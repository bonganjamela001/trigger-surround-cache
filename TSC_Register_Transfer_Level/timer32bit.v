==> flow/design.v <==
module Timer(
    input wire clk,  
    input wire reset,  
    output reg [31:0] timer  
);
always @ (posedge clk or posedge reset)
begin
    if (reset)
        timer <= 0;
    else
        timer <= timer + 1;
end
endmodule	
Reports on Timer
The steps from the RTL of Timer to its reports follow in flow order.
Line numbers count from 1 in the design file above.
Operators carry their Yosys type and port widths (W data, S select, Z words).
Not given: -
- design top: Timer
- clock port: clk
- standard-cell library: sky130hd
- library corner: tt_025C_1v80

Word level
Yosys after proc, flatten, opt, wreduce and memory -nomap, before mapping. Enables and synchronous resets that opt folds into registers are not counted as muxes. Memory bits, and registers merged into a memory's read port (data or address), are not among the register bits. Print and check cells are not counted. Equal cells are merged and count once.
- flip-flop bits (word level) at 32
- bits of input ports at 2
- noted output and inout bits: 32
- cells after elaboration at 2
- noted $add $sub $neg: 1
- operator list (operator ; count):
    $add A32 B1 Y32 const B ; 1

Longest topological paths
Yosys ltp: most cells in a row. Word level: on the elaborated netlist, between registers, memories and ports. Mapped: between sequential cells and ports; inverters and the memories' decode and read muxes count.
- depth after elaboration: 1
- noted ABC_AREA: 0
- depth in mapped cells at 5
- depth with buffers taken out at 5

Mapped cells and area
The flow's flattened synthesis, as Yosys stat reports it; memories are mapped. The netlist is that of the ABC_AREA named above (0 if unset); the other value can give another one.
- mapped cells at 129
- synthesis area at 0.0014889 mm^2
- noted sequential part of the area: 0.0008008 mm^2
- noted flip-flops: 32
- noted buffer cells: 4
- cells by type (cell type ; count):
    sky130_fd_sc_hd__dfrtp_1 ; 32
    sky130_fd_sc_hd__xor2_1 ; 19
    sky130_fd_sc_hd__xnor2_1 ; 11
    sky130_fd_sc_hd__nand3_1 ; 10
    sky130_fd_sc_hd__nor4_2 ; 4
    sky130_fd_sc_hd__and4_1 ; 5
    sky130_fd_sc_hd__nor4_1 ; 6
    sky130_fd_sc_hd__nand3_4 ; 2
    sky130_fd_sc_hd__nand2_1 ; 9
    sky130_fd_sc_hd__and3_1 ; 5
    sky130_fd_sc_hd__nand4_1 ; 4
    sky130_fd_sc_hd__nor3_1 ; 4
    sky130_fd_sc_hd__inv_1 ; 5
    sky130_fd_sc_hd__buf_2 ; 3
    sky130_fd_sc_hd__nor2_1 ; 4
    sky130_fd_sc_hd__ha_1 ; 1
    sky130_fd_sc_hd__nand3_2 ; 1
    sky130_fd_sc_hd__buf_4 ; 1
Not listed: further types 3, cells in them 3.

Worst setup path after synthesis
Path of least setup slack by OpenSTA after synthesis, without wires, with an ideal clock, recovery checks aside; 20% of the period is set as input and as output delay. Where synthesis merged equal registers, the netlist keeps one of their names.
- path type: register to register
- start: register timer[0]
- end: register timer[26]
- period at 2540 ps
- noted time at the first pin: 0 ps
- noted arrival time: 1439 ps
- noted slack: 1021 ps
- noted delay of the path: 1518 ps
- stages at 6
- noted buffers on the path: 0
- noted synthesis period reached: 1519 ps
"delay of the path" is the arrival time less input delay plus setup time.
"stages" counts driving pins, that of a launching flip-flop among them; a cell with two outputs on the path counts twice.
"synthesis period reached" = period - worst setup slack (recovery checks aside). The figure is calculated, with input and output delays left at 20% of the set period.
The rows between start and end are the longest chain of elaborated cells between them; the timing report does not say that the signal goes this way. Where chains are equally long, one stands for them.
A line is the first line of the expression or statement that the cell stems from. Yosys adds cells for indexed reads and writes and turns some case tables into memories.
- path through: sky130_fd_sc_hd__dfrtp_1 -> sky130_fd_sc_hd__ha_1 -> sky130_fd_sc_hd__and3_1 -> sky130_fd_sc_hd__nand3_2 -> sky130_fd_sc_hd__nor4_1 -> sky130_fd_sc_hd__xor2_1
- length of the longest elaborated chain at 1
- ends and longest elaborated chain, post-synthesis (what ; RTL line ; source):
    start, declared ; 4 ; output reg [31:0] timer
    start, assigned ; 9 ; timer <= 0;
    start, assigned ; 11 ; timer <= timer + 1;
    $add A32 B1 Y32 ; 11 ;
    end, assigned ; 9 ;
    end, assigned ; 11 ;
    end, declared ; 4 ;

Appendix: runs

Record of 2 stored runs of the RTL-to-layout flow on Timer, platform sky130hd. The runs are unordered. Constraints: input delay and output delay 20% of the set period each, output load 0.01 pF.

Flow run 1
Settings were period_ns = 0.959; CORE_UTILIZATION = 66; SETUP_SLACK_MARGIN = 0.17; PLACE_DENSITY = 0.8; CTS_CLUSTER_SIZE = 56; CTS_CLUSTER_DIAMETER = 295; CAP_MARGIN = 5; SLEW_MARGIN = 35; MIN_ROUTING_LAYER = met2; CORE_MARGIN = 2
- not finished: placement ended with error DPL-0038

Flow run 2
Settings were period_ns = 1.85; CORE_UTILIZATION = 71; CELL_PAD_IN_SITES_DETAIL_PLACEMENT = 2; TNS_END_PERCENT = 55; CTS_CLUSTER_DIAMETER = 270; CAP_MARGIN = 30; CORE_MARGIN = 2; SLEW_MARGIN = 20
- not finished: placement ended with error DPL-0033
